==> flow/design.v <==
module Receive(
clk,
RESET,
rx_code_group_out,
RXD, 
RX_DV,
RX_ER
);
parameter WAIT_FOR_K = 8'h1;
parameter RX_K = 8'h2;
parameter IDE_D = 8'h4;
parameter START_OF_PACKET = 8'h8;
parameter RECEIVE = 8'h10;
parameter RX_DATA = 8'h20;
parameter TRI_RRI_1 = 8'h40;
parameter TRI_RRI_2 = 8 'h80;
input clk, RESET;
input [9:0] rx_code_group_out;
output reg RX_DV, RX_ER;
output reg [7:0] RXD;
reg [12:0] state;
reg [12:0] nxt_state;
reg valid; 
reg [9:0] code_group [0:29];
always@(posedge clk)begin 
	if(RESET)begin 
		state<= nxt_state; 
		if(rx_code_group_out==10'b1010010110) RXD<=8'hC5; 
        else if(rx_code_group_out==10'b1001000101) RXD<=8'h50; 
        else if(rx_code_group_out==10'b1100000101||rx_code_group_out==10'b0011111010) RXD<=8'hBC;  
        else if(rx_code_group_out==10'b1101101000||rx_code_group_out==10'b0010010111) RXD<=8'h55;  
        else if(rx_code_group_out==10'b1001110100||rx_code_group_out==10'b0110001011) RXD<=8'h00;  
        else if(rx_code_group_out==10'b0111010100||rx_code_group_out==10'b1000101011) RXD<=8'h01;  
        else if(rx_code_group_out==10'b1011010100||rx_code_group_out==10'b0100101011) RXD<=8'h02;  
        else if(rx_code_group_out==10'b1100011011||rx_code_group_out==10'b1100010100) RXD<=8'h03;  
        else if(rx_code_group_out==10'b1101010100||rx_code_group_out==10'b0010101011) RXD<=8'h04;  
        else if(rx_code_group_out==10'b1010011011||rx_code_group_out==10'b1010010100) RXD<=8'h05;  
        else if(rx_code_group_out==10'b0110011011||rx_code_group_out==10'b0110010100) RXD<=8'h06;  
        else if(rx_code_group_out==10'b1110001011||rx_code_group_out==10'b0001110100) RXD<=8'h07;  
        else if(rx_code_group_out==10'b0001101011||rx_code_group_out==10'b1110010100) RXD<=8'h08;  
        else if(rx_code_group_out==10'b1001011011||rx_code_group_out==10'b1001010100) RXD<=8'h09;  
        else if(rx_code_group_out==10'b0100010111||rx_code_group_out==10'b1011101000) RXD<=8'hFD;  
        else if(rx_code_group_out==10'b1110101000||rx_code_group_out==10'b0001010111) RXD<=8'hF7;  
	end else begin  
		nxt_state<=WAIT_FOR_K;
		RX_DV<=0; 
		RX_ER<=0;
	end
end
always @(*)begin
	nxt_state = state; 
	case(state) 
		WAIT_FOR_K: begin 
			if(rx_code_group_out==10'b1100000101)begin 
				RX_DV=0;
				RX_ER=0;
				nxt_state = RX_K;
			end else nxt_state = WAIT_FOR_K;
		end
		RX_K: begin  
			if(rx_code_group_out==10'b1010010110 || rx_code_group_out==10'b1001000101 )begin 
				RX_DV=0;
				RX_ER=0;
				nxt_state = IDE_D;
			end else nxt_state = WAIT_FOR_K;
		end
		IDE_D: begin 
			if(rx_code_group_out==10'b1101101000)begin 
				RX_DV=0;
				RX_ER=0;
				nxt_state = START_OF_PACKET;
			end else nxt_state = RX_K;
		end
		START_OF_PACKET: begin 
			RX_DV=1;
			RX_ER=0;	
			nxt_state = RECEIVE;
		end 
		RECEIVE: begin  
		if(valid)begin	
			if(rx_code_group_out==10'b0100010111 )begin 
				RX_ER=0;
				nxt_state = TRI_RRI_1;
			end else nxt_state = RX_DATA;
		end else begin
		RX_ER=1;
		nxt_state = RECEIVE; 
		end
		end
		RX_DATA: begin   
			if(valid)begin
				RX_ER=0;
				nxt_state=RECEIVE;
			end else 
			begin
				RX_ER=1;
				nxt_state=RECEIVE;
			end
		end
		TRI_RRI_1: begin  
		if(rx_code_group_out==10'b0001010111  )begin 
				RX_DV=0;
				nxt_state = TRI_RRI_2;
			end else nxt_state = RECEIVE;
		end
		TRI_RRI_2: begin  
			if(rx_code_group_out==10'b1100000101  )begin 
				RX_DV=0;
				RX_ER=0;
				nxt_state = RX_K;
			end else nxt_state = RECEIVE;
		end
		default: nxt_state = WAIT_FOR_K; 
	endcase
end
always@(posedge clk)begin
	code_group[0]= 10'b1010010110;  
 	code_group[1]= 10'b1001000101; 	 
	code_group[2]= 10'b1100000101;	 
	code_group[3]= 10'b0011111010;  
	code_group[4]= 10'b1101101000;  
	code_group[5]= 10'b0010010111;  
	code_group[6]= 10'b1001110100;  
	code_group[7]= 10'b0110001011;  
	code_group[8]= 10'b0111010100;  
	code_group[9]= 10'b1000101011; 
	code_group[10]= 10'b1011010100; 
	code_group[11]= 10'b0100101011; 
	code_group[12]= 10'b1100011011; 
	code_group[13]= 10'b1100010100; 
	code_group[14]= 10'b1101010100; 
	code_group[15]= 10'b0010101011; 
	code_group[16]= 10'b1010011011; 
	code_group[17]= 10'b1010010100; 
	code_group[18]= 10'b0110011011; 
	code_group[19]= 10'b0110010100; 
	code_group[20]= 10'b1110001011; 
	code_group[21]= 10'b0001110100; 
	code_group[22]= 10'b0001101011; 
	code_group[23]= 10'b1110010100; 
	code_group[24]= 10'b1001011011; 
	code_group[25]= 10'b1001010100; 
	code_group[26]= 10'b0100010111; 
	code_group[27]= 10'b1011101000; 
	code_group[28]= 10'b1110101000; 
	code_group[29]= 10'b0001010111; 
	if(rx_code_group_out==code_group[0]||rx_code_group_out==code_group[1]||rx_code_group_out==code_group[2]||rx_code_group_out==code_group[3]||rx_code_group_out==code_group[4]
	||rx_code_group_out==code_group[5]||rx_code_group_out==code_group[6]||rx_code_group_out==code_group[7]||rx_code_group_out==code_group[8]||rx_code_group_out==code_group[9]
	||rx_code_group_out==code_group[10]||rx_code_group_out==code_group[11]||rx_code_group_out==code_group[12]||rx_code_group_out==code_group[13]||rx_code_group_out==code_group[14]
	||rx_code_group_out==code_group[15]||rx_code_group_out==code_group[16]||rx_code_group_out==code_group[17]||rx_code_group_out==code_group[18]||rx_code_group_out==code_group[19]
	||rx_code_group_out==code_group[20]||rx_code_group_out==code_group[21]||rx_code_group_out==code_group[22]||rx_code_group_out==code_group[23]||rx_code_group_out==code_group[24]
	||rx_code_group_out==code_group[25]||rx_code_group_out==code_group[26]||rx_code_group_out==code_group[27]||rx_code_group_out==code_group[28]||rx_code_group_out==code_group[29]
	)begin
	valid=1;
	end else valid=0;
end
endmodule
---- Reports on Receive ----
What the tools print for Receive, step after step.
Lines are those of the file above, counted from 1.
Operators: Yosys type, input widths -> output width; for muxes data width and select width s.
Library cell names are shortened.
The mark n/a stands for no value.
set-up
  top module .............................. Receive
  clock ................................... clk
  library ................................. sky130hd
  timing corner ........................... tt_025C_1v80

---- Word-level counts ----
Source: Yosys, flattened and elaborated. Widths are those after wreduce. Registers that Yosys merges into a memory's read port (data or address) are not register bits. Print and check cells do not count. Equal cells are merged and count once.
operators by class
  add/subtract/negate cells ............... 0
  multipliers ............................. 0
  div/mod/pow operators ................... 0
  order comparisons ....................... 0
  equal/unequal tests ..................... 30
  shift operators ......................... 0
  mux-type cells .......................... 15
  bitwise gates (word level) .............. 0
  reduce/logical cells .................... 18
operator list
  operator              number
  $eq 10x10->1 const B  18
  $mux 8                15
  $eq 10x9->1 const B   6
  $eq 10x7->1 const B   3
  $eq 10x8->1 const B   3
  $reduce_bool 16->1    1
  $logic_or 1x1->1      14
  $reduce_or 6->1       1
  $reduce_and 2->1      1
  $reduce_or 2->1       1
word-level totals
  flip-flop bits (word level) ............. 8
  bits in latches ......................... 0
  memory bits (writable) .................. 0
  ROM bits ................................ 0
  clocked read ports x word width ......... 0
  memories kept ........................... 0
  input bits .............................. 12
  output and inout port bits .............. 10
  cells after elaboration ................. 66

---- Logic depth ----
Yosys ltp: most cells in a row. Word level: on the elaborated netlist, between registers, memories and ports. Mapped: between sequential cells and ports; inverters and the memories' decode and read muxes count.
depth
  word-level depth ........................ 17
  ABC_AREA ................................ 0
  gate-level depth with buffers ........... 7
  depth with buffers taken out ............ 6

---- Synthesis result ----
The flow's flattened synthesis, as Yosys stat reports it; memories are mapped. The netlist is that of the ABC_AREA named above (0 if unset); the other value can give another one.
mapped netlist
  cells in the netlist .................... 95
  synthesis area .......................... 785.8 µm²
  area of sequential cells ................ 240.2 µm²
  mapped flip-flops ....................... 8
  buffers ................................. 5
cell types
  cell       number
  edfxtp_1   8
  nor2_1     12
  nand2b_1   7
  nor3_1     8
  nor4b_1    4
  nand2_1    9
  nor4_1     4
  a221oi_1   2
  nand4b_1   2
  a21o_1     2
  buf_4      2
  or4_1      2
  or4b_4     1
  nor2b_1    2
  or3_1      2
  nand4bb_1  1
  o41a_1     1
  a21oi_1    2
Not listed: further types 21, cells in them 24.

---- Timing after synthesis ----
Source: OpenSTA report_checks on the synthesized netlist (no wires, ideal clock, input and output delay 20% of the period each), path of least setup slack; recovery checks are left aside. Register names are those of the netlist, which keeps one name where synthesis merged equal registers.
timing post-synthesis
  path type ............................... input-to-reg
  start ................................... in rx_code_group_out[6]
  end ..................................... reg RXD[0]
  clock period ............................ 2.38 ns
  external input delay .................... 0.476 ns
  library setup time ...................... 0.336 ns
  launch time at the first pin ............ 0.476 ns
  arrival time ............................ 2.172 ns
  required time ........................... 2.044 ns
  path slack .............................. -0.128 ns
  path delay .............................. 2.032 ns
  stages on the path ...................... 7
  path buffers ............................ 1
  synthesis period reached ................ 2.508 ns
"path delay" is the arrival time less input delay plus setup time.
"stages on the path": output pins that drive a net of the path, with the launching flip-flop's if there is one; two outputs of one cell count as two.
"synthesis period reached" = period - worst setup slack (recovery checks aside). The figure is calculated, with input and output delays left at 20% of the set period.
The rows between start and end are the longest chain of elaborated cells between them; the timing report does not say that the signal goes this way. Where chains are equally long, one stands for them.
Each line given opens the expression or statement behind the cell; cells for indexed reads and writes are added by Yosys, which also makes memories of some case tables.
At most two assigning lines are given for a register; there are more.
The path ends at the enable pin of a flip-flop; only ways to that pin are counted.
between the ends, post-synthesis
  cells stage by stage .................... buf_2 -> or3b_1 -> or4_1 -> o31ai_1 -> a221oi_1 -> nand3_2 -> o41a_1
  cells in the longest elaborated chain ... 4
  elaborated cells between the ends (all ways) .. 46
ends and longest elaborated chain, post-synthesis
  element             RTL line  RTL
  from (decl)         18        input [9:0] rx_code_group_out;
  $eq 10x10->1        30        else if(rx_code_group_out==10'b1100000101||rx_code_group_out==10'b0011111010) RXD<=8'hBC;
  $logic_or 1x1->1    30
  $reduce_bool 16->1  n/a
  $reduce_and 2->1    n/a
  to (assign)         29        else if(rx_code_group_out==10'b1001000101) RXD<=8'h50;
  to (assign)         30
  to (decl)           20        output reg [7:0] RXD;

---- Path in the finished layout ----
From the final timing report of record 1: the path of least setup slack in the routed layout; clock arrival at registers is part of the times.
timing after layout
  path type ............................... input-to-reg
  start ................................... in rx_code_group_out[3]
  end ..................................... reg RXD[2]
  clock period ............................ 1.85 ns
  external input delay .................... 0.37 ns
  library setup time ...................... 0.28 ns
  launch time at the first pin ............ 0.37 ns
  arrival time ............................ 2.14 ns
  required time ........................... 1.81 ns
  path slack .............................. -0.33 ns
  stages on the path ...................... 8
  path buffers ............................ 2
The rows between start and end are the longest chain of elaborated cells between them; the timing report does not say that the signal goes this way. Where chains are equally long, one stands for them.
At most two assigning lines are given for a register; there are more.
The path ends at the enable pin of a flip-flop; only ways to that pin are counted.
between the ends, after layout
  cells stage by stage .................... buf_6 -> or4b_4 -> or3_4 -> o32a_1 -> nor4b_4 -> nand3_2 -> o41a_1 -> buf_6
  cells in the longest elaborated chain ... 4
  elaborated cells between the ends (all ways) .. 46
ends and longest elaborated chain, after layout
  element             RTL line  RTL
  from (decl)         18        input [9:0] rx_code_group_out;
  $eq 10x10->1        30        else if(rx_code_group_out==10'b1100000101||rx_code_group_out==10'b0011111010) RXD<=8'hBC;
  $logic_or 1x1->1    30
  $reduce_bool 16->1  n/a
  $reduce_and 2->1    n/a
  to (assign)         29        else if(rx_code_group_out==10'b1001000101) RXD<=8'h50;
  to (assign)         30
  to (decl)           20        output reg [7:0] RXD;

Receive through Yosys and OpenROAD on sky130hd: 2 stored runs, unordered, with their settings and measured results. The constraints put input and output delay at 20% of the set period each and load the outputs with 0.01 pF.

---- record 1 ----
settings
  period_ns = 1.85
  CORE_UTILIZATION = 47
  PLACE_DENSITY_LB_ADDON = 0.16
  GPL_TIMING_DRIVEN = 0
  CTS_CLUSTER_SIZE = 41
  CTS_CLUSTER_DIAMETER = 268
  SLEW_MARGIN = 20
  CAP_MARGIN = 20
  CORE_MARGIN = 2
results
  utilization of the finished layout ...... 0.75
  synthesis area .......................... 785.8 µm²
  total negative slack on setup checks .... -3.632 ns
  setup slack of the critical path ........ -0.334 ns
  die outline area ........................ 2,014.7 µm²
  standard-cell area of the final layout .. 1,156.1 µm²

---- record 2 ----
settings
  period_ns = 1.81
  CAP_MARGIN = 20
  CORE_MARGIN = 2
  CORE_UTILIZATION = 40
  SLEW_MARGIN = 20
results
  utilization of the finished layout ...... 0.8
  synthesis area .......................... 785.8 µm²
  total negative slack on setup checks .... -3.676 ns
  setup slack of the critical path ........ -0.326 ns
  die outline area ........................ 2,334.8 µm²
  standard-cell area of the final layout .. 1,521.5 µm²
